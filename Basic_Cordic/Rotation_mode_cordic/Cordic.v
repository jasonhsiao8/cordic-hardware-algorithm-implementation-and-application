==> flow/design.v <==
module cordic #(
    parameter WL = 16,       
    parameter FL = 14,       
    parameter N_ITER = 15    
)(
    input  wire                clk,         
    input  wire                rst_n,       
    input  wire                start,       
    input  wire signed [WL-1:0] angle_in,   
    output reg  signed [WL-1:0] cos_out,    
    output reg  signed [WL-1:0] sin_out,    
    output reg                 done         
);
    reg signed [WL-1:0] atan_table [0:N_ITER-1];
    reg signed [WL-1:0] x;               
    reg signed [WL-1:0] y;               
    reg signed [WL-1:0] z;               
    reg [4:0] i;                         
    reg [1:0] state, next_state;         
    localparam IDLE   = 2'd0;
    localparam ROTATE = 2'd1;
    localparam DONE   = 2'd2;
    localparam signed [WL-1:0] K = 16'sd9949;
    always @(posedge clk or negedge rst_n) begin
        if (!rst_n)
            state <= IDLE;
        else
            state <= next_state;
    end
    always @(*) begin
        case (state)
            IDLE:    next_state = start ? ROTATE : IDLE;
            ROTATE:  next_state = (i == N_ITER-1) ? DONE : ROTATE;
            DONE:    next_state = IDLE;
            default: next_state = IDLE;
        endcase 
    end
    always @(posedge clk or negedge rst_n) begin
        if (!rst_n) begin
            cos_out <= 0;
            sin_out <= 0;
            i       <= 0;
            atan_table[0]  <= 16'sb0011_0010_0100_0100;    
            atan_table[1]  <= 16'sb0001_1101_1010_1100;    
            atan_table[2]  <= 16'sb0000_1111_1010_1110;    
            atan_table[3]  <= 16'sb0000_0111_1111_0101;    
            atan_table[4]  <= 16'sb0000_0011_1111_1111;    
            atan_table[5]  <= 16'sb0000_0010_0000_0000;    
            atan_table[6]  <= 16'sb0000_0001_0000_0000;    
            atan_table[7]  <= 16'sb0000_0000_1000_0000;    
            atan_table[8]  <= 16'sb0000_0000_0100_0000;    
            atan_table[9]  <= 16'sb0000_0000_0010_0000;    
            atan_table[10] <= 16'sb0000_0000_0001_0000;    
            atan_table[11] <= 16'sb0000_0000_0000_1000;    
            atan_table[12] <= 16'sb0000_0000_0000_0100;    
            atan_table[13] <= 16'sb0000_0000_0000_0010;    
            atan_table[14] <= 16'sb0000_0000_0000_0001;    
        end 
        else begin
            case (state)
                IDLE: begin
                    if (start) begin
                        x <= K;          
                        y <= 0;          
                        z <= angle_in;   
                        i <= 0;          
                    end
                end
                ROTATE: begin
                    if (z[WL-1] == 0) begin
                        x <= x - (y >>> i);
                        y <= y + (x >>> i);
                        z <= z - atan_table[i];
                    end 
                    else begin
                        x <= x + (y >>> i);
                        y <= y - (x >>> i);
                        z <= z + atan_table[i];
                    end
                    i <= i + 1;   
                end
                DONE: begin
                    cos_out <= x;   
                    sin_out <= y;   
                end
            endcase
        end
    end
    always @(posedge clk or negedge rst_n) begin
        if (!rst_n)
            done <= 0;
        else begin
            case (state)
                IDLE:    done <= 0;
                DONE:    done <= 1;
                default: done <= done;
            endcase
        end
    end
endmodule
### Tool chain data of cordic

Tool output for the design above, in the order of the flow.
Line numbers count from 1 in the design file above.
Operators: Yosys type, input widths -> output width; for muxes data width and select width s.
Library cell names are shortened.
The mark -- stands for no value.

| design | value |
|---|---|
| design top | cordic |
| clock port | clk |
| standard-cell library | sky130hd |
| timing corner | tt_025C_1v80 |

### After elaboration

Yosys after proc, flatten, opt, wreduce and memory -nomap, before mapping. Print and check cells are not counted. Equal cells are merged and count once.

| operators by class | value |
|---|---|
| add/subtract/negate cells | 7 |
| eq/ne operators | 18 |
| shifts and indexed selects | 2 |
| multiplexer cells | 20 |
| reduce/logical cells | 6 |

Operators by type and width:

| operator | number |
|---|---|
| $pmux 16 s15 | 1 |
| $mux 16 | 10 |
| $pmux 16 s2 | 3 |
| $add 16x16->16 | 3 |
| $sub 16x16->16 | 3 |
| $sshr 16x5->16 | 2 |
| $eq 4x4->1 const B | 7 |
| $eq 4x3->1 const B | 4 |
| $pmux 5 s2 | 1 |
| $eq 4x2->1 const B | 2 |
| $add 5x1->5 const B | 1 |
| $eq 5x4->1 const B | 1 |
| $mux 5 | 1 |
| $reduce_bool 2->1 | 2 |
| $eq 4x1->1 const B | 1 |
| $logic_not 4->1 | 1 |
| $pmux 2 s2 | 1 |
| $reduce_and 3->1 | 1 |
| $eq 2x1->1 const B | 1 |
| $eq 2x2->1 const B | 1 |
| $ne 2x2->1 const B | 1 |
| $logic_not 2->1 | 1 |
| $reduce_and 2->1 | 1 |
| $pmux 1 s2 | 1 |
| $mux 2 | 1 |
| $mux 1 | 1 |

| storage and ports | value |
|---|---|
| bits in registers | 88 |
| input bits | 19 |
| output and inout port bits | 33 |
| elaborated cells | 61 |

### Longest topological paths

Longest topological path by Yosys (ltp), each cell counted once; first at word level (registers and memories cut), then after technology mapping (sequential cells cut; the memories' decode and read muxes count).

| depth | value |
|---|---|
| word-level depth | 7 |
| ABC_AREA | 0 |
| gate-level depth with buffers | 22 |
| mapped depth without buffers | 20 |

### After synthesis

Source: synth_stat.txt of the flow (Yosys; design flattened, memories mapped). It holds for the ABC_AREA given above (unset counts as 0); a run with the other value may have another netlist.
The area totals of this step are shown rounded.

Cell types:

| cell type | number | area in all (µm²) |
|---|---|---|
| edfxtp_1 | 48 | 1.44E+03 |
| dfrtp_1 | 40 | 1000.96 |
| ha_1 | 55 | 688.16 |
| mux2_2 | 55 | 619.344 |
| mux4_2 | 24 | 540.518 |
| xnor2_1 | 49 | 429.162 |
| a21oi_1 | 74 | 370.355 |
| nor2_1 | 80 | 300.288 |
| nand2_1 | 73 | 274.013 |
| mux2i_1 | 22 | 220.211 |
| o21ai_0 | 39 | 195.187 |
| xor2_1 | 22 | 192.685 |
| clkbuf_1 | 36 | 135.13 |
| a21o_1 | 14 | 105.101 |
| inv_1 | 28 | 105.101 |
| a211oi_1 | 13 | 97.594 |
| nand2b_1 | 15 | 93.84 |
| or3_1 | 13 | 81.328 |

Other cell types: 59; their cells: 196.

| mapped netlist | value |
|---|---|
| cell count | 896 |
| mapped area | 8450 µm² |
| sequential part of the area | 2470 µm² |
| flip-flops | 89 |
| buffer cells | 54 |

### Path before layout

OpenSTA on the mapped netlist: ideal clock, no wires. The path of least setup slack (recovery checks aside). Input and output delay are each 20% of the period. Register names are those of the netlist, which keeps one name where synthesis merged equal registers.

| timing after synthesis | value |
|---|---|
| path type | reg-to-reg |
| from | register i[1] |
| to | register y[13] |
| period | 5.06 ns |
| setup time | 0.266 ns |
| time at the first pin | 0.000 ns |
| arrival | 4.409 ns |
| data required time | 4.794 ns |
| slack | 0.385 ns |
| path delay | 4.675 ns |
| driving pins on the path | 19 |
| path buffers | 2 |
| period reached after synthesis | 4.675 ns |

"path delay" = arrival - input delay + setup time.
"driving pins on the path" counts driving pins, that of a launching flip-flop among them; a cell with two outputs on the path counts twice.
"period reached after synthesis" is the clock period less the worst setup slack; recovery checks do not enter. This is arithmetic on one report: input and output delays are still those of the set period (20% each).
Between the ends stands the longest chain of elaborated cells between them, by number of cells; it is not shown to be the way that was timed. Of several equally long chains one is given.
A line is the first line of the expression or statement that the cell stems from. Yosys adds cells for indexed reads and writes and turns some case tables into memories.
At most two assigning lines are given for a register; there are more.

| on the way, after synthesis | value |
|---|---|
| cell sequence | dfrtp_1 > buf_4 > buf_4 > mux2i_1 > mux2_2 > mux2_2 > a211oi_1 > a21oi_1 > ha_1 > a21oi_1 > ha_1 > nor2b_1 > o31a_1 > o41ai_1 > o21ai_0 > a31o_2 > a211oi_1 > xor2_1 > nor2_1 |
| cells in the longest elaborated chain | 4 |
| elaborated cells between the ends (all ways) | 5 |
| those cells by class | add/sub (2); shift (1); mux (2) |

RTL lines, path after synthesis:

| item | RTL line | text |
|---|---|---|
| from (decl) | 18 | `reg [4:0] i;` |
| from (assign) | 42 | `i       <= 0;` |
| from (assign) | 80 | `i <= i + 1;` |
| $sshr 16x5->16 | 72 | `y <= y + (x >>> i);` |
| $add 16x16->16 | 72 |  |
| $mux 16 | 70 | `if (z[WL-1] == 0) begin` |
| $pmux 16 s2 | 60 | `case (state)` |
| to (assign) | 72 |  |
| to (assign) | 77 | `y <= y - (x >>> i);` |
| to (decl) | 16 | `reg signed [WL-1:0] y;` |

### Worst path after layout

From the final timing report of entry A: the path of least setup slack in the routed layout; clock arrival at registers is part of the times.

| timing post-layout | value |
|---|---|
| path type | reg-to-reg |
| from | register i[1] |
| to | register x[15] |
| period | 5.74 ns |
| setup time | 0.15 ns |
| time at the first pin | 0.36 ns |
| arrival | 5.48 ns |
| data required time | 5.96 ns |
| slack | 0.47 ns |
| driving pins on the path | 18 |
| path buffers | 1 |

Between the ends stands the longest chain of elaborated cells between them, by number of cells; it is not shown to be the way that was timed. Of several equally long chains one is given.
At most two assigning lines are given for a register; there are more.

| on the way, post-layout | value |
|---|---|
| cell sequence | dfrtp_4 > buf_4 > nor2_1 > mux2_1 > mux4_2 > and2_4 > or3_4 > and2_1 > xnor2_1 > a21oi_1 > ha_1 > a2111oi_0 > o21ai_0 > o31ai_1 > o21a_1 > o21ai_0 > or2_2 > mux2i_1 |
| cells in the longest elaborated chain | 4 |
| elaborated cells between the ends (all ways) | 5 |
| those cells by class | add/sub (2); shift (1); mux (2) |

RTL lines, path post-layout:

| item | RTL line | text |
|---|---|---|
| from (decl) | 18 | `reg [4:0] i;` |
| from (assign) | 42 | `i       <= 0;` |
| from (assign) | 80 | `i <= i + 1;` |
| $sshr 16x5->16 | 71 | `x <= x - (y >>> i);` |
| $sub 16x16->16 | 71 |  |
| $mux 16 | 70 | `if (z[WL-1] == 0) begin` |
| $pmux 16 s2 | 60 | `case (state)` |
| to (assign) | 71 |  |
| to (assign) | 76 | `x <= x + (y >>> i);` |
| to (decl) | 15 | `reg signed [WL-1:0] x;` |

Hand-over note for cordic

2 stored runs of cordic in the flow (synthesis by Yosys, layout by OpenROAD, sky130hd cells), in arbitrary order. Constraints: input delay and output delay 20% of the set period each, output load 0.01 pF.
"achieved clock period" = clock period - worst setup slack. The figure is calculated, with input and output delays left at 20% of the set period.
"time used up by the worst setup path": the worst setup path's part of the clock period (all of it between registers, 20% less for each end at a port) less its slack. A launch clock that arrives late makes it longer, a capture clock that arrives late makes it shorter.
By "total power after layout" is meant OpenSTA's value without simulated activity: inputs other than the clock are taken to toggle once in ten clock periods, and the tool carries that through the logic.
Results are given in rounded form.
Settings: . = not set for that run.

| run | period_ns | CORE_UTILIZATION | CAP_MARGIN | CORE_MARGIN | SLEW_MARGIN | SETUP_SLACK_MARGIN | PLACE_DENSITY_LB_ADDON | CORE_ASPECT_RATIO | GPL_ROUTABILITY_DRIVEN | CTS_CLUSTER_DIAMETER | MIN_ROUTING_LAYER | MAX_ROUTING_LAYER | standard-cell area after layout (µm²) | die footprint (µm²) | achieved clock period (ns) | setup slack of the critical path (ns) | chip area after synthesis (Yosys) (µm²) | total power after layout (mW) | time used up by the worst setup path (ns) | type of the worst setup path | smallest hold slack (ns) | final design utilization | final setup TNS (ns) |
|---|---|---|---|---|---|---|---|---|---|---|---|---|---|---|---|---|---|---|---|---|---|---|---|
| entry A | 5.74 | 26 | 20 | 2 | 20 | . | . | . | . | . | . | . | 9790 | 33900 | 5.269 | 0.471 | 8450 | 1.31 | 5.27 | reg-to-reg | 0.492 | 0.308 | 0.000 |
| entry B | 5.7 | 27 | 30 | 10 | 0 | -0.08 | 0.01 | 1.27 | 0 | 260 | met1 | met4 | 9860 | 38800 | 5.323 | 0.377 | 8450 | 1.35 | 5.32 | reg-to-reg | 0.483 | 0.322 | 0.000 |

End of note.
