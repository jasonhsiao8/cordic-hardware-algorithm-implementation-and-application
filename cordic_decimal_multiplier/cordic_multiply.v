==> flow/design.v <==
module cordic_multiply #(
    parameter WL = 16,       
    parameter FL = 14,       
    parameter N_ITER = 15    
)(
    input  wire                clk,       
    input  wire                rst_n,     
    input  wire                start,     
    input  wire signed [WL-1:0] in1,      
    input  wire signed [WL-1:0] in2,      
    output reg  signed [WL-1:0] out,      
    output reg                 done       
);
    reg signed [WL-1:0]   x;             
    reg signed [WL:0]     y;             
    reg signed [WL-1:0]   z;             
    reg        [4:0]      i;             
    reg        [1:0]      state;         
    reg        [1:0]      next_state;    
    reg        [WL-1:0]   two;           
    localparam IDLE   = 2'd0;
    localparam APPROX = 2'd1;
    localparam DONE   = 2'd2;
    always @(posedge clk or negedge rst_n) begin
        if (!rst_n)
            state <= IDLE;
        else
            state <= next_state;
    end
    always @(*) begin
        case (state)
            IDLE:    next_state = start ? APPROX : IDLE;
            APPROX:  next_state = (i == N_ITER-1) ? DONE : APPROX;
            DONE:    next_state = IDLE;
            default: next_state = IDLE;
        endcase 
    end
    always @(posedge clk or negedge rst_n) begin
        if (!rst_n) begin
            out <= 0;
            i   <= 0;
        end 
        else begin
            case (state)
                IDLE: begin
                    if (start) begin
                        x   <= in1;                          
                        y   <= 0;                            
                        z   <= in2;                          
                        two <= 16'sb0100_0000_0000_0000;     
                        i   <= 0;                            
                    end
                end
                APPROX: begin
                    if (z[WL-1] == 0) begin
                        y <= y + (x >>> i);
                        z <= z - (two >>> i);
                    end 
                    else begin
                        y <= y - (x >>> i);
                        z <= z + (two >>> i);
                    end
                    i <= i + 1;   
                end
                DONE: begin
                    out <= y[16:1];   
                end
            endcase
        end
    end
    always @(posedge clk or negedge rst_n) begin
        if (!rst_n)
            done <= 0;
        else begin
            case (state)
                IDLE:    done <= 0;
                DONE:    done <= 1;
                default: done <= done;
            endcase
        end
    end
endmodule
From RTL to reports: cordic_multiply
What the tools print for cordic_multiply, step after step. Lines are those of the file above, counted from 1. Operators carry their Yosys type and port widths (W data, S select, Z words). A cell with - has no value.

Top: cordic_multiply. Clock input: clk. Standard-cell library: sky130hd. Corner: tt_025C_1v80.

After elaboration
Yosys after proc, flatten, opt, wreduce and memory -nomap, before mapping. Memory bits, and registers merged into a memory's read port (data or address), are not among the register bits. Print and check cells are not counted. Equal cells are merged and count once.

Under bits in registers stands 73. For latch bits the number is 0. The figure for memory bits (writable) is 0. The figure for memory bits (read-only) is 0. The figure for clocked read ports x word width is 0. The figure for memories kept is 0. The entry for word-level cells reads 36.

The figure for add/sub/neg operators is 5. The figure for multipliers is 0. For div/mod/pow operators the number is 0. The figure for $lt $le $gt $ge is 0. Under equality and inequality tests stands 4. Shift operators: 2. Muxes and demuxes: 12. Under bitwise operators stands 0. The figure for reductions and logical operators is 6.

Operators with widths (count): $pmux W17 S2 (1); $mux W17 (2); $pmux W16 S2 (1); $mux W16 (2); $sshr A16 B5 Y17 (1); $add A17 B17 Y17 (1); $sub A17 B17 Y17 (1); $sshr A15 B5 Y16 const A (1); $add A16 B16 Y16 (1); $sub A16 B16 Y16 (1); $pmux W5 S2 (1); $reduce_and A3 Y1 (2); $add A5 B1 Y5 const B (1); $eq A5 B4 Y1 const B (1); $mux W5 (1); $reduce_bool A2 Y1 (2); $pmux W2 S2 (1); $eq A2 B1 Y1 const B (1); $eq A2 B2 Y1 const B (1); $ne A2 B2 Y1 const B (1); $logic_not A2 Y1 (1); $reduce_and A2 Y1 (1); $pmux W1 S2 (1); $mux W2 (1); $mux W1 (1).

Depth
Depth = most cells in a row (Yosys ltp): at word level without a register or memory, in the mapped netlist without a sequential cell, where the memories' decode and read muxes count.

The entry for depth after elaboration reads 4. The figure for ABC_AREA is 1. The figure for mapped depth is 27. The figure for mapped depth without buffers is 26.

Netlist
Source: synth_stat.txt of the flow (Yosys; design flattened, memories mapped). It holds for the ABC_AREA given above (unset counts as 0); a run with the other value may have another netlist.

The figure for standard cells after synthesis is 794. Under mapped area stands 5800.6 um2. The entry for flip-flop cells reads 74.

Cell types: sky130_fd_sc_hd__edfxtp_1 (count 49, total area 1.47E+03 um2); sky130_fd_sc_hd__nand2_1 (count 254, total area 953.414 um2); sky130_fd_sc_hd__dfrtp_1 (count 24, total area 600.576 um2); sky130_fd_sc_hd__ha_1 (count 40, total area 500.48 um2); sky130_fd_sc_hd__nand3_1 (count 85, total area 425.408 um2); sky130_fd_sc_hd__nor2_1 (count 77, total area 289.027 um2); sky130_fd_sc_hd__a21oi_1 (count 47, total area 235.226 um2); sky130_fd_sc_hd__o21ai_0 (count 38, total area 190.182 um2); sky130_fd_sc_hd__inv_1 (count 50, total area 187.68 um2); sky130_fd_sc_hd__xnor2_1 (count 17, total area 148.893 um2); sky130_fd_sc_hd__xor2_1 (count 14, total area 122.618 um2); sky130_fd_sc_hd__nand3_2 (count 7, total area 70.067 um2); sky130_fd_sc_hd__a31oi_1 (count 8, total area 50.048 um2); sky130_fd_sc_hd__buf_6 (count 4, total area 45.043 um2); sky130_fd_sc_hd__fa_1 (count 2, total area 40.038 um2); sky130_fd_sc_hd__clkbuf_1 (count 10, total area 37.536 um2); sky130_fd_sc_hd__inv_2 (count 10, total area 37.536 um2); sky130_fd_sc_hd__nor2_2 (count 6, total area 37.536 um2).

Other cell types: 24; their cells: 52.

Path before layout
Path of least setup slack by OpenSTA after synthesis, without wires, with an ideal clock, recovery checks aside; 20% of the period is set as input and as output delay. Where synthesis merged equal registers, the netlist keeps one of their names.

Path kind: input port to flip-flop. Start: input port start. End: register y[0]. The entry for period reads 6.87 ns. The figure for library setup time is 0.423 ns. For data arrival time the number is 3.105 ns. For data required time the number is 6.447 ns. The entry for slack reads 3.342 ns. The figure for delay of the path is 2.154 ns. Stages on the path: 4. The figure for synthesis period reached is 3.528 ns.

"delay of the path" = arrival - input delay + setup time. "stages on the path": output pins that drive a net of the path, with the launching flip-flop's if there is one; two outputs of one cell count as two. "synthesis period reached" is the clock period less the worst setup slack; recovery checks do not enter. This is arithmetic on one report: input and output delays are still those of the set period (20% each). Between the ends stands the longest chain of elaborated cells between them, by number of cells; it is not shown to be the way that was timed. Of several equally long chains one is given. A line is the first line of the expression or statement that the cell stems from. Yosys adds cells for indexed reads and writes and turns some case tables into memories. A register here has more assigning lines than the two given. Only ways into the end's enable, where the timed path ends, are counted here.

Cells stage by stage: sky130_fd_sc_hd__nand2_1 -> sky130_fd_sc_hd__o21ai_0 -> sky130_fd_sc_hd__inv_1 -> sky130_fd_sc_hd__nor2_1. The figure for length of the longest elaborated chain is 2.

RTL lines, path post-synthesis: from (decl) (RTL line 8) `input  wire                start,`; $ne A2 B2 Y1; $reduce_and A3 Y1; to (assign) (RTL line 56) `y <= y + (x >>> i);`; to (assign) (RTL line 60) `y <= y - (x >>> i);`; to (decl) (RTL line 15) `reg signed [WL:0]     y;`.

Timing after layout
Path of least setup slack in the final report of flow run A (OpenROAD, finished layout, wires in). Where an end is a register, its clock arrival counts in the times.

Path kind: flip-flop to flip-flop. Start: register i[2]. End: register z[14]. The entry for period reads 4.1 ns. The figure for library setup time is 0.15 ns. For data arrival time the number is 4.14 ns. For data required time the number is 4.31 ns. The entry for slack reads 0.17 ns. Stages on the path: 21.

Between the ends stands the longest chain of elaborated cells between them, by number of cells; it is not shown to be the way that was timed. Of several equally long chains one is given. A register here has more assigning lines than the two given.

Cells stage by stage: sky130_fd_sc_hd__dfrtp_1 -> sky130_fd_sc_hd__inv_2 -> sky130_fd_sc_hd__ha_1 -> sky130_fd_sc_hd__inv_1 -> sky130_fd_sc_hd__nor2_1 -> sky130_fd_sc_hd__nor2_1 -> sky130_fd_sc_hd__nand3_1 -> sky130_fd_sc_hd__nor2_1 -> sky130_fd_sc_hd__nand2_1 -> sky130_fd_sc_hd__o31ai_1 -> sky130_fd_sc_hd__xnor2_1 -> sky130_fd_sc_hd__ha_1 -> sky130_fd_sc_hd__nand2_1 -> sky130_fd_sc_hd__nand2_1 -> sky130_fd_sc_hd__a31oi_1 -> sky130_fd_sc_hd__nand3_1 -> sky130_fd_sc_hd__nand2_1 -> sky130_fd_sc_hd__a21oi_1 -> sky130_fd_sc_hd__or2_2 -> sky130_fd_sc_hd__or2_2 -> sky130_fd_sc_hd__a31oi_1. The figure for length of the longest elaborated chain is 4.

RTL lines, path after layout: from (decl) (RTL line 17) `reg        [4:0]      i;`; from (assign) (RTL line 41) `i   <= 0;`; from (assign) (RTL line 63) `i <= i + 1;`; $sshr A15 B5 Y16 (RTL line 57) `z <= z - (two >>> i);`; $sub A16 B16 Y16 (RTL line 57); $mux W16 (RTL line 55) `if (z[WL-1] == 0) begin`; $pmux W16 S2 (RTL line 44) `case (state)`; to (assign) (RTL line 49) `z   <= in2;`; to (assign) (RTL line 57); to (decl) (RTL line 16) `reg signed [WL-1:0]   z;`.

Subject: flow runs of cordic_multiply

Hi,

Design cordic_multiply on sky130hd. What follows are 2 stored runs of the flow, each under its own settings; their order means nothing. The constraints put input and output delay at 20% of the set period each and load the outputs with 0.01 pF. "achieved period": clock period set for the run, less the worst setup slack. It is reckoned from that one timing run; input and output delays stay at 20% of the period that was set. "time on the worst setup path" = time allowed to the worst setup path (clock period - input delay - output delay, where it has them) - its slack; a late launch clock adds to it, a late capture clock takes from it.

Flow run A has these settings: period_ns 4.1; CORE_UTILIZATION 22; SETUP_SLACK_MARGIN -0.24; PLACE_DENSITY 0.55; CORE_ASPECT_RATIO 0.5; ABC_AREA 1; CTS_CLUSTER_DIAMETER 72; MIN_ROUTING_LAYER met1; CAP_MARGIN 20; CORE_MARGIN 2; SLEW_MARGIN 20. The chip area after synthesis (Yosys) stands at 5800.6 um2. The measured post-layout utilization is 27.5 %. The measured worst hold slack is 0.470 ns. The die outline area reads 27760.5 um2. The time on the worst setup path stands at 3.93 ns. Critical path type: flip-flop to flip-flop. The worst setup slack after layout reads 0.172 ns. The achieved period reads 3.928 ns. The std-cell area (final layout) comes to 7019.2 um2. The measured total negative slack on setup checks is 0.000 ns.

Flow run B has these settings: period_ns 5.03; CORE_UTILIZATION 23; PLACE_DENSITY_LB_ADDON 0.11; CORE_ASPECT_RATIO 1.86; CELL_PAD_IN_SITES_DETAIL_PLACEMENT 2; TNS_END_PERCENT 95; GPL_ROUTABILITY_DRIVEN 1; CAP_MARGIN 20; CORE_MARGIN 2; SLEW_MARGIN 20. The chip area after synthesis (Yosys) stands at 5945.7 um2. The measured post-layout utilization is 28.5 %. The measured worst hold slack is 0.486 ns. The die outline area reads 27215.0 um2. The time on the worst setup path stands at 4.74 ns. Critical path type: flip-flop to flip-flop. The worst setup slack after layout reads 0.295 ns. The achieved period reads 4.735 ns. The std-cell area (final layout) comes to 7277.0 um2. The measured total negative slack on setup checks is 0.000 ns.

Regards
